==> flow/design.v <==
`timescale 1ns / 1ps
module freq_ctl_data(
    input clk,
    input[11:0] freq_ctl,
    output reg[31:0] freq_ctl_data
    );
    reg[3:0] thou;
    reg[3:0] hund;
    reg[3:0] ten;
    reg[3:0] one;
    initial
    begin
        freq_ctl_data[31:28] = 4'hf;
        freq_ctl_data[27:24] = 4'hf;
        freq_ctl_data[23:20] = 4'hf;
        freq_ctl_data[19:16] = 4'hf;
        thou = 4'd0;
        hund = 4'd0;
        ten = 4'd0;
        one = 4'd0;
    end
    always@(posedge clk)
    begin
        one <= freq_ctl % 10;
        ten <= freq_ctl / 10 % 10;
        hund <= freq_ctl / 100 % 10;
        thou <= freq_ctl / 1000;
        freq_ctl_data[15:12] <= thou;
        freq_ctl_data[11:8] <= hund;
        freq_ctl_data[7:4] <= ten;
        freq_ctl_data[3:0] <= one;
    end
endmodule
From RTL to reports: freq_ctl_data
The steps from the RTL of freq_ctl_data to its reports follow in flow order. Lines are those of the file above, counted from 1. Operators: Yosys type, input widths -> output width; for muxes data width and select width s. Cell names lack the library's common part. Not given: --

Design top: freq_ctl_data. Clock input: clk. Library: sky130hd. Library corner: tt_025C_1v80.

Word-level counts
Yosys after proc, flatten, opt, wreduce and memory -nomap, before mapping. Enables and synchronous resets that opt folds into registers are not counted as muxes. Memory bits, and registers merged into a memory's read port (data or address), are not among the register bits. Print and check cells are not counted. Equal cells are merged and count once.

Output and inout bits: 32. Clocked read ports x word width: 0. Memory bits (read-only): 0. Input bits: 13. For bits in registers the number is 32. Bits in latches: 0. For elaborated cells the number is 11. Under memories kept stands 0. The figure for bits in writable memories is 0.

The figure for order comparisons is 0. The figure for reductions and logical operators is 0. The entry for divide/modulo/power cells reads 6. For multipliers the number is 0. The entry for shift-type cells reads 0. The figure for add/subtract/negate cells is 0. Under multiplexer cells stands 0. Under bitwise operators stands 0. For equality and inequality tests the number is 0.

Operator list (count): $div 12x10->32 const B (1); $mod 32x4->32 const B (2); $div 12x7->32 const B (1); $div 12x4->32 const B (1); $mod 12x4->32 const B (1).

Logic depth
Depth = most cells in a row (Yosys ltp): at word level without a register or memory, in the mapped netlist without a sequential cell, where the memories' decode and read muxes count.

Depth in word-level cells: 2. The entry for ABC_AREA reads 0. The entry for gate-level depth with buffers reads 28. For gate-level depth less buffers the number is 25.

Synthesis result
The flow's flattened synthesis, as Yosys stat reports it; memories are mapped. The netlist is that of the ABC_AREA named above (0 if unset); the other value can give another one.

Cells by type: dfxtp_1 (count 30, total area 600.576 um^2); nor2_1 (count 59, total area 221.462 um^2); nand2_1 (count 57, total area 213.955 um^2); a21oi_1 (count 41, total area 205.197 um^2); o21ai_0 (count 39, total area 195.187 um^2); xnor2_1 (count 21, total area 183.926 um^2); buf_4 (count 22, total area 165.158 um^2); nor3_1 (count 30, total area 150.144 um^2); ha_1 (count 11, total area 137.632 um^2); nand3_1 (count 27, total area 135.13 um^2); a21o_1 (count 12, total area 90.086 um^2); maj3_1 (count 8, total area 80.077 um^2); buf_6 (count 7, total area 78.826 um^2); a211o_1 (count 8, total area 70.067 um^2); mux2i_1 (count 7, total area 70.067 um^2); a31oi_1 (count 11, total area 68.816 um^2); nand2b_1 (count 11, total area 68.816 um^2); buf_2 (count 13, total area 65.062 um^2).

Not listed: further types 88, cells in them 255.

The entry for flip-flop cells reads 30. Under chip area (Yosys) stands 4894.7 um^2. For sequential area the number is 600.6 um^2. Cell count: 669. The figure for buffers is 53.

Worst setup path after synthesis
Source: OpenSTA report_checks on the synthesized netlist (no wires, ideal clock, input and output delay 20% of the period each), path of least setup slack; recovery checks are left aside. Register names are those of the netlist, which keeps one name where synthesis merged equal registers.

Kind: input port to flip-flop. Start point: input freq_ctl[10]. End point: register ten[3]. Under delay of the path stands 5025 ps. Driving pins on the path: 27. The figure for buffers on the path is 2. The entry for data arrival time reads 7233 ps. Under input delay stands 2280 ps. For path slack the number is 4095 ps. For period the number is 11400 ps. The entry for synthesis period reached reads 7305 ps.

"delay of the path" = arrival - input delay + setup time. "driving pins on the path" counts driving pins, that of a launching flip-flop among them; a cell with two outputs on the path counts twice. "synthesis period reached" = period - worst setup slack (recovery checks aside). The figure is calculated, with input and output delays left at 20% of the set period. The rows between start and end are the longest chain of elaborated cells between them; the timing report does not say that the signal goes this way. Where chains are equally long, one stands for them. Each line given opens the expression or statement behind the cell; cells for indexed reads and writes are added by Yosys, which also makes memories of some case tables.

Path through: buf_4 nor2_4 inv_1 ha_1 nand2b_2 a211oi_2 or2_1 o211ai_1 or2_2 clkbuf_1 ha_1 nand2b_1 nand2_1 a21oi_1 a311o_1 o211ai_1 o211a_1 a31oi_1 o2bb2ai_1 o21ai_4 maj3_1 nor2_1 nor2_1 xnor2_1 ha_1 a21oi_1 xnor2_1. Under length of the longest elaborated chain stands 2. For elaborated cells between the ends (all ways) the number is 2. Source lines of those cells: 1.

Ends and longest elaborated chain, after synthesis: start, declared (line 4) `input[11:0] freq_ctl,`; $div 12x4->32 (line 25) `ten <= freq_ctl / 10 % 10;`; $mod 32x4->32 (line 25); end, assigned (line 25); end, declared (line 9) `reg[3:0] ten;`.

Path in the finished layout
From the final timing report of record 1: the path of least setup slack in the routed layout; clock arrival at registers is part of the times. The path's times are printed in steps of 10 ps; the period is the one set.

Kind: input port to flip-flop. Start point: input freq_ctl[10]. End point: register ten[1]. For period the number is 9910 ps. The figure for buffers on the path is 2. For path slack the number is 1370 ps. The entry for data arrival time reads 8660 ps. Driving pins on the path: 23. Under input delay stands 1980 ps.

The rows between start and end are the longest chain of elaborated cells between them; the timing report does not say that the signal goes this way. Where chains are equally long, one stands for them.

Path through: clkdlybuf4s50_1 buf_4 nor2_4 inv_1 ha_1 and2b_1 a21boi_1 a2111oi_2 o311ai_4 nor2_1 a2bb2oi_1 o211a_2 o31ai_2 a211o_1 a21oi_4 nand4_4 or2_1 a211o_1 nor4_4 nor4_1 nor3_1 nand2_2 xnor2_1. Under length of the longest elaborated chain stands 2. For elaborated cells between the ends (all ways) the number is 2. Source lines of those cells: 1.

Ends and longest elaborated chain, after layout: start, declared (line 4) `input[11:0] freq_ctl,`; $div 12x4->32 (line 25) `ten <= freq_ctl / 10 % 10;`; $mod 32x4->32 (line 25); end, assigned (line 25); end, declared (line 9) `reg[3:0] ten;`.

==> runs of freq_ctl_data <==
Record of 2 stored runs of the RTL-to-layout flow on freq_ctl_data, platform sky130hd. The runs are unordered. Constraints: input delay and output delay 20% of the set period each, output load 0.01 pF. "total power after layout" rests on the timing tool's default activity at the inputs, not on a simulated workload.

Record 1 has these settings: period_ns 9.91; CAP_MARGIN 20; CORE_MARGIN 2; CORE_UTILIZATION 40; SLEW_MARGIN 20. The chip area after synthesis (Yosys) comes to 4,894.7 um^2. The die outline area stands at 13,137.7 um^2. The utilization after routing comes to 0.438. The setup slack of the worst path is 1,372 ps. The total power after layout reads 874.2 uW.

Record 2 has these settings: period_ns 8.35; CORE_UTILIZATION 23; SETUP_SLACK_MARGIN 1.08; TNS_END_PERCENT 45; GPL_ROUTABILITY_DRIVEN 0; CTS_CLUSTER_SIZE 87; CAP_MARGIN 40; MIN_ROUTING_LAYER met2; MAX_ROUTING_LAYER met4; CORE_MARGIN 2; SLEW_MARGIN 20. The chip area after synthesis (Yosys) comes to 4,894.7 um^2. The die outline area stands at 22,464.0 um^2. The utilization after routing comes to 0.284. The setup slack of the worst path is 1,185 ps. The total power after layout reads 1,138 uW.
