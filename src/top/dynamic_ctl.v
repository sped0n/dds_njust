==> flow/design.v <==
`timescale 1ns / 1ps
module dynamic_ctl(
    input clk_10khz,
    input[7:0] to_DAC,
    input[5:0] btn_value,
    input[7:0] switch,
    input[31:0] freq_data_pool,
    input[31:0] freq_ctl_data_pool,
    input[31:0] uart_recv_data,
    output reg[7:0] LED0,
    output reg[7:0] LED1,
    output reg[1:0] wave_select,
    output reg dac_mode,
    output reg uart_mode,
    output reg[11:0] freq_ctl,
    output reg[31:0] data
    );
    reg[5:0] btn_seg_flag;
    reg[1:0] global_mode;
    reg freq_ctl_flag;
    reg[31:0] num_data_pool;
    wire[31:0] am_pool;
    assign am_pool[31:16] = 16'haaaa;
    assign am_pool[15:0] = freq_data_pool[31:16];
    reg[2:0] num_seg_pos;
    reg[1:0] freq_adj_pos;
    reg[5:0] btn_last_status;
    reg[31:0] last_uart_recv;
    reg uart_disp;
    initial
    begin
        freq_ctl = 12'd1;
        LED0 = 8'b00000000;
        LED1 = 8'b00000000;
        global_mode = 2'b0;
        btn_last_status = 0;
        wave_select = 2'd0;
        num_seg_pos = 0;
        freq_adj_pos = 0;
        last_uart_recv = 0;
        num_data_pool[31:28] = 4'h6;
        num_data_pool[27:24] = 4'h8;
        num_data_pool[23:20] = 4'h0;
        num_data_pool[19:16] = 4'h1;
        num_data_pool[15:12] = 4'h1;
        num_data_pool[11:8] = 4'h0;
        num_data_pool[7:4] = 4'h3;
        num_data_pool[3:0] = 4'h3;
        uart_mode = 1;
        uart_disp = 0;
    end
    always@(posedge clk_10khz)
    begin
        if ((btn_last_status[5] == 0) && (btn_value[5] == 1))
        begin
            global_mode <= global_mode + 2'd1;
        end
        if (global_mode == 2'd0)
        begin
            dac_mode <= 1;
            if ((btn_last_status[2] == 0) && (btn_value[2] == 1))
            begin
                wave_select <= wave_select + 2'd1;
            end
            case(wave_select)
                2'd0: LED1 <= 8'b11000000;
                2'd1: LED1 <= 8'b00110000;
                2'd2: LED1 <= 8'b00001100;
                2'd3: LED1 <= 8'b00000011;
            endcase
            if (switch != 0)
            begin
                if ((btn_last_status[3] == 0) && (btn_value[3] == 1))
                begin
                    freq_adj_pos <= freq_adj_pos + 2'd1;
                end
                else if ((btn_last_status[0] == 0) && (btn_value[0] == 1))
                begin
                    freq_adj_pos <= freq_adj_pos - 2'd1;
                end
                case (freq_adj_pos)
                    2'd0:
                    begin
                        LED0 <= 8'b00000001;
                    end
                    2'd1:
                    begin
                        LED0 <= 8'b00000010;
                    end
                    2'd2:
                    begin
                        LED0 <= 8'b00000100;
                    end
                    2'd3:
                    begin
                        LED0 <= 8'b00001000;
                    end    
                endcase
                data <= freq_ctl_data_pool;
                if ((btn_last_status[4] == 0) && (btn_value[4] == 1))
                begin
                    case (freq_adj_pos)
                        2'b00: freq_ctl <= freq_ctl + 12'd1;
                        2'b01: freq_ctl <= freq_ctl + 12'd10;
                        2'b10: freq_ctl <= freq_ctl + 12'd100;
                        2'b11: freq_ctl <= freq_ctl + 12'd1000;
                    endcase
                end
                else if ((btn_last_status[1] == 0) && (btn_value[1] == 1))
                begin
                    case (freq_adj_pos)
                        2'b00: freq_ctl <= freq_ctl - 12'd1;
                        2'b01: freq_ctl <= freq_ctl - 12'd10;
                        2'b10: freq_ctl <= freq_ctl - 12'd100;
                        2'b11: freq_ctl <= freq_ctl - 12'd1000;  
                    endcase
                end
            end
            else
            begin
                LED0 <= to_DAC;
                data <= freq_data_pool;
            end
        end
        else if (global_mode == 2'd1)
        begin
            dac_mode <= 0;
            LED0 <= 8'b0000000;
            LED1 <= to_DAC;
            data <= am_pool;
        end
        else if (global_mode == 2'd2)
        begin
            dac_mode <= 0;
            if (last_uart_recv != uart_recv_data)
            begin
                uart_disp <= 1;
            end
            if ((btn_last_status[2] == 0) && (btn_value[2] == 1))
            begin
                uart_mode <= ~uart_mode;
            end
            if ((btn_last_status[3] == 0) && (btn_value[3] == 1))
            begin
                uart_disp <= 0;
                num_seg_pos <= num_seg_pos + 3'd1;
            end
            else if ((btn_last_status[0] == 0) && (btn_value[0] == 1))
            begin
                uart_disp <= 0;
                num_seg_pos <= num_seg_pos - 3'd1;
            end
            if (uart_disp == 0)
            begin
                case (num_seg_pos)
                    3'd0:
                    begin
                        LED0 <= 8'b00000001;
                    end
                    3'd1:
                    begin
                        LED0 <= 8'b00000010;
                    end
                    3'd2:
                    begin
                        LED0 <= 8'b00000100;
                    end
                    3'd3:
                    begin
                        LED0 <= 8'b00001000;
                    end
                    3'd4:
                    begin
                        LED0 <= 8'b00010000;
                    end
                    3'd5:
                    begin
                        LED0 <= 8'b00100000;
                    end
                    3'd6:
                    begin
                        LED0 <= 8'b01000000;
                    end
                    3'd7:
                    begin
                        LED0 <= 8'b10000000;
                    end
                endcase
            end
            if (uart_mode)
            begin
                LED1 <= 8'b00001111;
            end
            else
            begin
                LED1 <= 8'b11110000;
            end
            if (uart_disp == 1)
            begin
                data <= uart_recv_data;
            end
            else
            begin
                data <= num_data_pool;
            end
            if ((btn_last_status[4] == 0) && (btn_value[4] == 1))
            begin
                uart_disp <= 0;
                case (num_seg_pos)
                    3'd0:
                    begin
                        num_data_pool[3:0] <= num_data_pool[3:0] + 4'h1;
                    end
                    3'd1:
                    begin
                        num_data_pool[7:4] <= num_data_pool[7:4] + 4'h1;
                    end
                    3'd2:
                    begin
                        num_data_pool[11:8] <= num_data_pool[11:8] + 4'h1;
                    end
                    3'd3:
                    begin
                        num_data_pool[15:12] <= num_data_pool[15:12] + 4'h1;
                    end
                    3'd4:
                    begin
                        num_data_pool[19:16] <= num_data_pool[19:16] + 4'h1;
                    end
                    3'd5:
                    begin
                        num_data_pool[23:20] <= num_data_pool[23:20] + 4'h1;
                    end
                    3'd6:
                    begin
                        num_data_pool[27:24] <= num_data_pool[27:24] + 4'h1;
                    end
                    3'd7:
                    begin
                        num_data_pool[31:28] <= num_data_pool[31:28] + 4'h1;
                    end
                endcase
            end
            else if ((btn_last_status[1] == 0) && (btn_value[1] == 1))
            begin
                uart_disp <= 0;
                case (num_seg_pos)
                    3'd0:
                    begin
                        num_data_pool[3:0] <= num_data_pool[3:0] - 4'h1;
                    end
                    3'd1:
                    begin
                        num_data_pool[7:4] <= num_data_pool[7:4] - 4'h1;
                    end
                    3'd2:
                    begin
                        num_data_pool[11:8] <= num_data_pool[11:8] - 4'h1;
                    end
                    3'd3:
                    begin
                        num_data_pool[15:12] <= num_data_pool[15:12] - 4'h1;
                    end
                    3'd4:
                    begin
                        num_data_pool[19:16] <= num_data_pool[19:16] - 4'h1;
                    end
                    3'd5:
                    begin
                        num_data_pool[23:20] <= num_data_pool[23:20] - 4'h1;
                    end
                    3'd6:
                    begin
                        num_data_pool[27:24] <= num_data_pool[27:24] - 4'h1;
                    end
                    3'd7:
                    begin
                        num_data_pool[31:28] <= num_data_pool[31:28] - 4'h1;
                    end
                endcase
            end
        end
        else
        begin
            global_mode <= 2'd0;
        end
        btn_last_status <= btn_value;
        last_uart_recv <= uart_recv_data;
    end
endmodule
## From RTL to reports: dynamic_ctl

The steps from the RTL of dynamic_ctl to its reports follow in flow order.
Lines are those of the file above, counted from 1.
Operators carry their Yosys type and port widths (W data, S select, Z words).
Library cell names are shortened.
The mark n/a stands for no value.

| inputs | value |
|---|---|
| top | dynamic_ctl |
| clock port | clk_10khz |
| standard-cell library | sky130hd |
| timing corner | tt_025C_1v80 |

## Word-level counts

Counts by Yosys on the flattened word-level netlist (proc, flatten, opt, wreduce; memories kept). Register bits leave out memories and registers merged into their read ports (data or address). Print and check cells are left out. Cells with the same type and inputs are merged into one.
Yosys's memory passes give these memory sizes; they may raise the number of words (mostly to a power of two), join words into wider ones and drop unused or constant bits.

| storage and ports | value |
|---|---|
| input port bits | 119 |
| bits in read-only memories | 64 |
| memories kept | 1 |
| output and inout bits | 64 |
| register bits | 142 |
| word-level cells | 173 |

| cells by class | value |
|---|---|
| add/sub/neg operators | 30 |
| equality and inequality tests | 17 |
| multiplexer cells | 63 |
| bitwise gates (word level) | 9 |
| reduce/logical cells | 32 |

Memories:

| name | depth | bits a word | read ports | write ports | RTL line | source |
|---|---|---|---|---|---|---|
| (no name shown) | 8 | 8 | 1 | 0 | 155 | `case (num_seg_pos)` |

Operators by type and width:

| operator | count |
|---|---|
| $mux W32 | 5 |
| $mux W4 | 32 |
| $pmux W12 S4 | 2 |
| $mux W8 | 9 |
| $pmux W8 S4 | 2 |
| $reduce_and A5 Y1 | 8 |
| $ne A32 B32 Y1 | 1 |
| $add A4 B1 Y4 const B | 8 |
| $sub A4 B1 Y4 const B | 8 |
| $mux W12 | 2 |
| $add A12 B1 Y12 const B | 1 |
| $sub A12 B1 Y12 const B | 1 |
| $add A12 B10 Y12 const B | 1 |
| $sub A12 B10 Y12 const B | 1 |
| $add A12 B4 Y12 const B | 1 |
| $sub A12 B4 Y12 const B | 1 |
| $add A12 B7 Y12 const B | 1 |
| $sub A12 B7 Y12 const B | 1 |
| $eq A3 B3 Y1 const B | 4 |
| $reduce_and A4 Y1 | 3 |
| $mux W2 | 6 |
| $eq A2 B2 Y1 const B | 5 |
| $not A1 Y1 | 9 |
| $reduce_bool A8 Y1 | 1 |
| $logic_and A1 B1 Y1 | 6 |
| $add A2 B1 Y2 const B | 3 |
| $eq A2 B1 Y1 const B | 3 |
| $logic_not A2 Y1 | 3 |

Other operator kinds: 15; their cells: 23.

## Depth

Depth = most cells in a row (Yosys ltp): at word level without a register or memory, in the mapped netlist without a sequential cell, where the memories' decode and read muxes count.

| depth | value |
|---|---|
| depth in word-level cells | 6 |
| ABC_AREA | 0 |
| depth in mapped cells | 9 |
| depth with buffers taken out | 7 |

## After synthesis

Source: synth_stat.txt of the flow (Yosys; design flattened, memories mapped). It holds for the ABC_AREA given above (unset counts as 0); a run with the other value may have another netlist.

| mapped netlist | value |
|---|---|
| flip-flop cells | 142 |
| area of sequential cells | 3,853.7 um^2 |
| buffers | 56 |
| mapped area | 8,912.3 um^2 |
| cells in the netlist | 864 |

Cell types:

| cell type | count | total area (um^2) |
|---|---|---|
| edfxtp_1 | 101 | 3.03E+03 |
| dfxtp_1 | 41 | 820.787 |
| ha_1 | 50 | 625.6 |
| xnor2_1 | 59 | 516.746 |
| mux2i_1 | 40 | 400.384 |
| nand2_1 | 101 | 379.114 |
| xor2_1 | 35 | 306.544 |
| o21ai_0 | 37 | 185.178 |
| a21oi_1 | 35 | 175.168 |
| fa_1 | 8 | 160.154 |
| a211oi_1 | 19 | 142.637 |
| a21o_1 | 19 | 142.637 |
| inv_1 | 38 | 142.637 |
| nor2_1 | 38 | 142.637 |
| a31oi_1 | 18 | 112.608 |
| mux2_2 | 9 | 101.347 |
| buf_2 | 19 | 95.091 |
| clkbuf_1 | 24 | 90.086 |

Not listed: further types 53, cells in them 173.

## Timing after synthesis

Source: OpenSTA report_checks on the synthesized netlist (no wires, ideal clock, input and output delay 20% of the period each), path of least setup slack; recovery checks are left aside. Register names are those of the netlist, which keeps one name where synthesis merged equal registers.

| timing post-synthesis | value |
|---|---|
| path kind | input port to flip-flop |
| from | input btn_value[4] |
| to | register num_data_pool[15] |
| slack | 0.229 ns |
| period | 3.09 ns |
| required time | 2.831 ns |
| buffers on the path | 1 |
| stages on the path | 7 |
| path delay | 2.243 ns |
| arrival | 2.602 ns |
| external input delay | 0.618 ns |
| time at the first pin | 0.618 ns |
| setup time | 0.259 ns |
| synthesis period reached | 2.861 ns |

"path delay" is the arrival time less input delay plus setup time.
"stages on the path": output pins that drive a net of the path, with the launching flip-flop's if there is one; two outputs of one cell count as two.
"synthesis period reached" is the clock period less the worst setup slack; recovery checks do not enter. This is arithmetic on one report: input and output delays are still those of the set period (20% each).
The rows between start and end are the longest chain of elaborated cells between them; the timing report does not say that the signal goes this way. Where chains are equally long, one stands for them.
Each line given opens the expression or statement behind the cell; cells for indexed reads and writes are added by Yosys, which also makes memories of some case tables.
The path ends at the data pin of a flip-flop with enable; ways to the enable are not counted.

| between the ends, post-synthesis | value |
|---|---|
| path through | nor2b_1 -> inv_1 -> clkbuf_1 -> ha_1 -> a21o_1 -> a21oi_1 -> xnor2_1 |
| length of the longest elaborated chain | 2 |
| elaborated cells on any way between the ends | 2 |
| classes of those cells | mux: 1; reduce/logical: 1 |

RTL lines, path post-synthesis:

| item | RTL line | source |
|---|---|---|
| start, declared | 5 | `input[5:0] btn_value,` |
| $logic_and A1 B1 Y1 | 206 | `if ((btn_last_status[4] == 0) && (btn_value[4] == 1))` |
| $mux W4 | 206 |  |
| end, assigned | 224 | `num_data_pool[15:12] <= num_data_pool[15:12] + 4'h1;` |
| end, assigned | 262 | `num_data_pool[15:12] <= num_data_pool[15:12] - 4'h1;` |
| end, declared | 21 | `reg[31:0] num_data_pool;` |

## Path in the finished layout

Path of least setup slack in the final report of job 1 (OpenROAD, finished layout, wires in). Where an end is a register, its clock arrival counts in the times.

| timing after layout | value |
|---|---|
| path kind | flip-flop to output port |
| from | register freq_ctl[5] |
| to | output freq_ctl[5] |
| external output delay | 0.57 ns |
| slack | 0.28 ns |
| buffers on the path | 2 |
| required time | 2.26 ns |
| arrival | 1.98 ns |
| period | 2.83 ns |
| stages on the path | 3 |
| time at the first pin | 0.42 ns |

A register here has more assigning lines than the two given.

| between the ends, after layout | value |
|---|---|
| path through | edfxtp_1 -> buf_4 -> clkdlybuf4s50_1 |
| length of the longest elaborated chain | 0 |
| elaborated cells on any way between the ends | 0 |
| RTL lines with such cells | 0 |

RTL lines, path after layout:

| item | RTL line | source |
|---|---|---|
| start, declared | 15 | `output reg[11:0] freq_ctl,` |
| start, assigned | 103 | `2'b00: freq_ctl <= freq_ctl + 12'd1;` |
| start, assigned | 104 | `2'b01: freq_ctl <= freq_ctl + 12'd10;` |
| end, declared | 15 |  |

FLOW RESULTS
============

Measured results for dynamic_ctl: 2 stored runs of the Yosys and OpenROAD flow on sky130hd. The settings differ; the order carries no meaning. The constraints put input and output delay at 20% of the set period each and load the outputs with 0.01 pF.
"period reached" = clock period - worst setup slack. The figure is calculated, with input and output delays left at 20% of the set period.
By "critical setup path time" is meant the share of the clock period that the worst setup path is allowed (20% is reserved at inputs, 20% at outputs), minus its slack. Clock arrival times at its registers enter into it.
"power" is the tool's figure for a default switching activity; nothing was simulated.

#### Job 1

| setting | value |
|---|---|
| period_ns | `2.83` |
| SETUP_SLACK_MARGIN | `-0.06` |
| CAP_MARGIN | `20` |
| CORE_MARGIN | `2` |
| CORE_UTILIZATION | `40` |
| SLEW_MARGIN | `20` |

| result | value |
|---|---|
| setup TNS | 0.000 ns |
| synthesized cell area | 8,912.3 um^2 |
| standard-cell area after layout | 11,690.0 um^2 |
| area inside the die boundary | 23,490.2 um^2 |
| final utilization | 0.536 |
| power | 9,450 uW |
| period reached | 2.549 ns |
| critical setup path time | 1.98 ns |
| worst path kind | flip-flop to output port |
| worst setup slack after layout | 0.281 ns |
| worst hold slack in the final report | 0.455 ns |

#### Job 2

| setting | value |
|---|---|
| period_ns | `4.97` |
| CORE_UTILIZATION | `70` |
| SETUP_SLACK_MARGIN | `0.65` |
| PLACE_DENSITY_LB_ADDON | `0.18` |
| HOLD_SLACK_MARGIN | `0.26` |
| CORE_ASPECT_RATIO | `1.37` |
| CELL_PAD_IN_SITES_GLOBAL_PLACEMENT | `1` |
| CELL_PAD_IN_SITES_DETAIL_PLACEMENT | `2` |
| ABC_AREA | `0` |
| GPL_ROUTABILITY_DRIVEN | `1` |
| CTS_CLUSTER_DIAMETER | `341` |
| SLEW_MARGIN | `20` |
| CAP_MARGIN | `20` |
| CORE_MARGIN | `2` |

No results, placement failed with FLW-0024.
